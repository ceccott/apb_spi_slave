==> flow/design.v <==
module spi_slave_apb_plug #(
    parameter unsigned APB_ADDR_WIDTH = 32,
    parameter unsigned APB_DATA_WIDTH = 32
) (
    input  logic                  pclk,
    input  logic                  presetn,
    output logic                  psel,
    output logic                  penable,
    output logic [APB_ADDR_WIDTH-1:0] paddr,
    output logic                  pwrite,
    output logic [APB_DATA_WIDTH-1:0] pwdata,
    input  logic [APB_DATA_WIDTH-1:0] prdata,
    input  logic                  pready,
    input  logic [APB_ADDR_WIDTH-1:0] rxtx_addr,
    input  logic                  rxtx_addr_valid,
    input  logic                  start_tx,
    input  logic                  cs,
    output logic [APB_DATA_WIDTH-1:0] tx_data,
    output logic                 tx_valid,
    input  logic                 tx_ready,
    input  logic [APB_DATA_WIDTH-1:0] rx_data,
    input  logic                 rx_valid,
    output logic                 rx_ready,
    input  logic [15:0]          wrap_length
);
  typedef enum logic [1:0] {IDLE, SETUP, ENABLE, TXRESP} apb_state_e;
  apb_state_e state, next_state;
  logic [APB_ADDR_WIDTH-1:0] curr_addr, next_addr;
  logic [15:0]               tx_counter;
  logic [15:0]               wrap_length_t;
  logic                      curr_rxtx_state;  
  logic                      rxtx_state;  
  logic sample_rxtx_state, sample_rx, sample_tx;
  localparam logic WRITING = 1'b1;
  localparam logic READING = 1'b0;
  assign wrap_length_t = (wrap_length == 0) ? 16'h1 : wrap_length;
  always_ff @(posedge pclk or negedge presetn) begin
    if (!presetn) begin
      state <= IDLE;
      curr_addr <= '0;
      curr_rxtx_state <= READING;
    end else begin
      state <= next_state;
      if (rxtx_addr_valid)
        curr_addr <= rxtx_addr;
      else if ((state == ENABLE) && pready)
        curr_addr <= next_addr;
      if (sample_rxtx_state)
        curr_rxtx_state <= rxtx_state;
    end
  end
  always_ff @(posedge pclk or negedge presetn) begin
    if (!presetn) tx_counter <= 0;
    else if (start_tx || rx_valid) tx_counter <= 0;
    else if ((state == ENABLE) && pready) begin
      if (tx_counter == wrap_length_t - 1)
        tx_counter <= 0;
      else
        tx_counter <= tx_counter + 1;
    end
  end
  always_comb begin
    next_addr = curr_addr;
    if (tx_counter == wrap_length_t - 1)
      next_addr = rxtx_addr;
    else
      next_addr = curr_addr + 1;
  end
  always_comb begin
    next_state = state;
    rxtx_state = READING;
    psel   = 1'b0;
    penable = 1'b0;
    pwrite  = 1'b0;
    paddr   = curr_addr;
    pwdata  = rx_data;
    rx_ready  = 1'b0;
    tx_valid  = 1'b0;
    tx_data   = prdata;
    sample_rx = 1'b0;
    sample_tx = 1'b0;
    sample_rxtx_state = 1'b0;
    case (state)
      IDLE: begin
        rxtx_state = READING;
        if (rx_valid) begin
          sample_rxtx_state = 1'b1;
          rxtx_state = WRITING;
          rx_ready = 1'b1;
          next_state = SETUP;
        end else if (start_tx && !cs) begin
          sample_rxtx_state = 1'b1;
          rxtx_state = READING;
          next_state = SETUP;
        end
      end
      SETUP: begin
        psel = 1'b1;
        pwrite = (curr_rxtx_state == WRITING);
        next_state = ENABLE;
      end
      ENABLE: begin
        psel = 1'b1;
        penable = 1'b1;
        pwrite = (curr_rxtx_state == WRITING);
        if (pready) begin
          if (curr_rxtx_state == READING) begin
            tx_valid = 1'b1;
            next_state = TXRESP;
          end else if (tx_counter == wrap_length_t - 1 || cs)
            next_state = IDLE;
          else
            next_state = SETUP;
        end
      end
      TXRESP: begin
        tx_valid = 1'b1;
        if (tx_ready) begin
          if (tx_counter == wrap_length_t - 1 || cs)
            next_state = IDLE;
          else
            next_state = SETUP;
        end
      end
      default: begin
        next_state = IDLE;
        rxtx_state = READING;
      end
    endcase
  end
endmodule
# Tool chain data of spi_slave_apb_plug
# The steps from the RTL of spi_slave_apb_plug to its reports follow in flow order.
# Lines are those of the file above, counted from 1.
# Library cell names are shortened.
# Not given: --
# inputs
top_module,spi_slave_apb_plug
clock_port,pclk
cell_library,sky130hd
pvt_corner,tt_025C_1v80

# Elaborated design
# Yosys after proc, flatten, opt, wreduce and memory -nomap, before mapping. Memory bits, and registers merged into a memory's read port (data or address), are not among the register bits. Print and check cells are not counted. Equal cells are merged and count once.
# word_totals
elab_cells,54
out_inout_bits,101
regBits,51
inputBits,120
# op_classes
n_mux,25
reduce_logical,15
add_sub_neg,3
n_eq,7
# op_table
cell,n
32-bit 2-to-1 mux,3
16-bit 2-to-1 mux,4
16-bit by 32-bit equality test with 1-bit output,1
32-bit by 1-bit adder with 32-bit output (second input constant),1
16-bit by 1-bit subtractor with 17-bit output (second input constant),1
16-bit by 1-bit adder with 16-bit output (second input constant),1
16-bit logical NOT,1
1-bit case mux with 2-bit select,5
2-bit 2-to-1 mux,5
2-bit case mux with 4-bit select,1
2-bit OR reduction,3
3-bit OR reduction,2
1-bit 2-to-1 mux,6
2-bit equality test (second input constant),2
2-bit != test (second input constant),2
2-bit nonzero test,2
3-bit != test (second input constant),1
3-bit AND reduction,1
1-bit case mux with 3-bit select,1
1-bit logical AND,2
1-bit logical OR,2
2-bit by 1-bit equality test with 1-bit output (second input constant),1
2-bit logical NOT,1
1-bit logical NOT,1

# Longest topological paths
# Yosys ltp: most cells in a row. Word level: on the elaborated netlist, between registers, memories and ports. Mapped: between sequential cells and ports; inverters and the memories' decode and read muxes count.
# logic_depth
depth_word,9
ABC_AREA,0
mapped_depth,14

# Synthesis result
# The flow's flattened synthesis, as Yosys stat reports it; memories are mapped. The netlist is that of the ABC_AREA named above (0 if unset); the other value can give another one.
# Totals and module areas in this step are rounded.
# types
type,n,area_total_um2
dfrtp_1,52,1.3E+03
buf_4,66,495.475
xor2_1,23,201.443
nand2_1,49,183.926
nand3_1,29,145.139
a21oi_1,25,125.12
xnor2_1,12,105.101
nor2_1,27,101.347
nor3_1,20,100.096
o21ai_1,20,100.096
o31ai_1,10,75.072
or4_1,10,75.072
clkbuf_1,19,71.318
a221o_1,7,70.067
o21ai_0,14,70.067
nand4_1,8,50.048
a211oi_1,6,45.043
and3_1,7,43.792
# Other cell types: 51; their cells: 112.
# synth_totals
cells,516
synth_area_mm2,0.0043
flip_flops,53
buffers,90
seqArea_mm2,0.0013

# Worst setup path after synthesis
# Path of least setup slack by OpenSTA after synthesis, without wires, with an ideal clock, recovery checks aside; 20% of the period is set as input and as output delay. Where synthesis merged equal registers, the netlist keeps one of their names.
# synth_timing
path_kind,input -> register
from,input port wrap_length[9]
to,register curr_addr[17]
setup_slack_ps,774
t_arrival_ps,4430
required_time_ps,5204
tclk_ps,5330
stages,14
delay_ps,3490
in_delay_ps,1066
path_buffers,2
t_first_pin_ps,1066
period_less_setup_slack_ps,4556
# "delay_ps" = arrival - input delay + setup time.
# "stages": output pins that drive a net of the path, with the launching flip-flop's if there is one; two outputs of one cell count as two.
# "period_less_setup_slack_ps" is the clock period less the worst setup slack; recovery checks do not enter. This is arithmetic on one report: input and output delays are still those of the set period (20% each).
# The rows between start and end are the longest chain of elaborated cells between them; the timing report does not say that the signal goes this way. Where chains are equally long, one stands for them.
# Each line given opens the expression or statement behind the cell; cells for indexed reads and writes are added by Yosys, which also makes memories of some case tables.
# At most two assigning lines are given for a register; there are more.
# synth_via
path_cell_list,clkbuf_1 -> or4_1 -> nor3_4 -> a21oi_1 -> ha_1 -> nor3b_1 -> nand2_1 -> xnor2_1 -> a2111oi_0 -> nand3_1 -> o21ai_2 -> buf_6 -> nor2_1 -> a221o_1
elab_chain_cells,7
cone_cells,7
classes_between,1 x add/sub; 1 x eq/ne; 4 x mux; 1 x reduce/logical
# synth_rtl
item,line_no,rtl
"start, declared",24,input  logic [15:0]          wrap_length
16-bit logical NOT,36,assign wrap_length_t = (wrap_length == 0) ? 16'h1 : wrap_length;
16-bit 2-to-1 mux,36,
16-bit by 1-bit subtractor with 17-bit output,64,if (tx_counter == wrap_length_t - 1)
16-bit by 32-bit equality test with 1-bit output,64,
32-bit 2-to-1 mux,64,
32-bit 2-to-1 mux,46,else if ((state == ENABLE) && pready)
32-bit 2-to-1 mux,44,if (rxtx_addr_valid)
"end, assigned",45,curr_addr <= rxtx_addr;
"end, assigned",47,curr_addr <= next_addr;
"end, declared",28,"logic [APB_ADDR_WIDTH-1:0] curr_addr, next_addr;"

# Timing after layout
# From the final timing report of stored run 1: the path of least setup slack in the routed layout; clock arrival at registers is part of the times.
# The report prints the path's times to 10 ps; the period is as set.
# layout_timing
path_kind,input -> register
from,input port wrap_length[4]
to,register tx_counter[5]
t_first_pin_ps,940
stages,14
t_arrival_ps,4600
required_time_ps,4910
tclk_ps,4720
in_delay_ps,940
setup_slack_ps,310
path_buffers,2
# The rows between start and end are the longest chain of elaborated cells between them; the timing report does not say that the signal goes this way. Where chains are equally long, one stands for them.
# At most two assigning lines are given for a register; there are more.
# layout_via
path_cell_list,clkdlybuf4s50_1 -> or4_1 -> nor3_4 -> a21oi_1 -> ha_1 -> nor3b_2 -> nand2_1 -> xnor2_1 -> a2111oi_0 -> buf_4 -> and3_1 -> a21oi_1 -> nand2_1 -> o21ai_1
elab_chain_cells,7
cone_cells,7
classes_between,1 x add/sub; 1 x eq/ne; 4 x mux; 1 x reduce/logical
# layout_rtl
item,line_no,rtl
"start, declared",24,input  logic [15:0]          wrap_length
16-bit logical NOT,36,assign wrap_length_t = (wrap_length == 0) ? 16'h1 : wrap_length;
16-bit 2-to-1 mux,36,
16-bit by 1-bit subtractor with 17-bit output,56,if (tx_counter == wrap_length_t - 1)
16-bit by 32-bit equality test with 1-bit output,56,
16-bit 2-to-1 mux,56,
16-bit 2-to-1 mux,55,else if ((state == ENABLE) && pready) begin
16-bit 2-to-1 mux,54,else if (start_tx || rx_valid) tx_counter <= 0;
"end, assigned",54,
"end, assigned",59,tx_counter <= tx_counter + 1;
"end, declared",29,logic [15:0]               tx_counter;

# Stored flow runs of spi_slave_apb_plug (2 of them; Yosys, OpenROAD, sky130hd). They differ in their settings and are not a sequence. Constraints: input delay and output delay 20% of the set period each, output load 0.01 pF.
# "clock_period_reached_ps" = clock period - worst setup slack. The figure is calculated, with input and output delays left at 20% of the set period.
# "worst_path_allowed_less_slack_ps" is the time allowed to the run's worst setup path (the clock period less input and output delay, where it has them) less its slack. Clock arrival times count: a late capture clock shortens it, a late launch clock lengthens it.
# "power_total_uw" rests on the timing tool's default activity at the inputs, not on a simulated workload.
# "worst_path_allowed_less_slack_ps" is given in steps of 10 ps.
# Values from the reports are rounded here.
# Among the settings, n/a means not set for that run.
item,stored run 1,stored run 2
period_ns,4.72,4.31
CORE_UTILIZATION,55,51
CAP_MARGIN,20,20
CORE_MARGIN,2,7
SLEW_MARGIN,20,20
SETUP_SLACK_MARGIN,n/a,0.11
PLACE_DENSITY_LB_ADDON,n/a,0.16
GPL_TIMING_DRIVEN,n/a,0
MIN_ROUTING_LAYER,n/a,met2
worst_path_allowed_less_slack_ps,3470,3280
path_kind,input -> register,input -> register
final_hold_ws_ps,490,500
power_total_uw,1300,1600
finish.stdcell_area_mm2,0.0051,0.0062
timing.setup.tns_ps,0,0
final_util_frac,0.66,0.76
synth_area_mm2,0.0043,0.0043
clock_period_reached_ps,4410,4138
total_die_area_mm2,0.0085,0.011
timing.setup.ws_ps,310,170
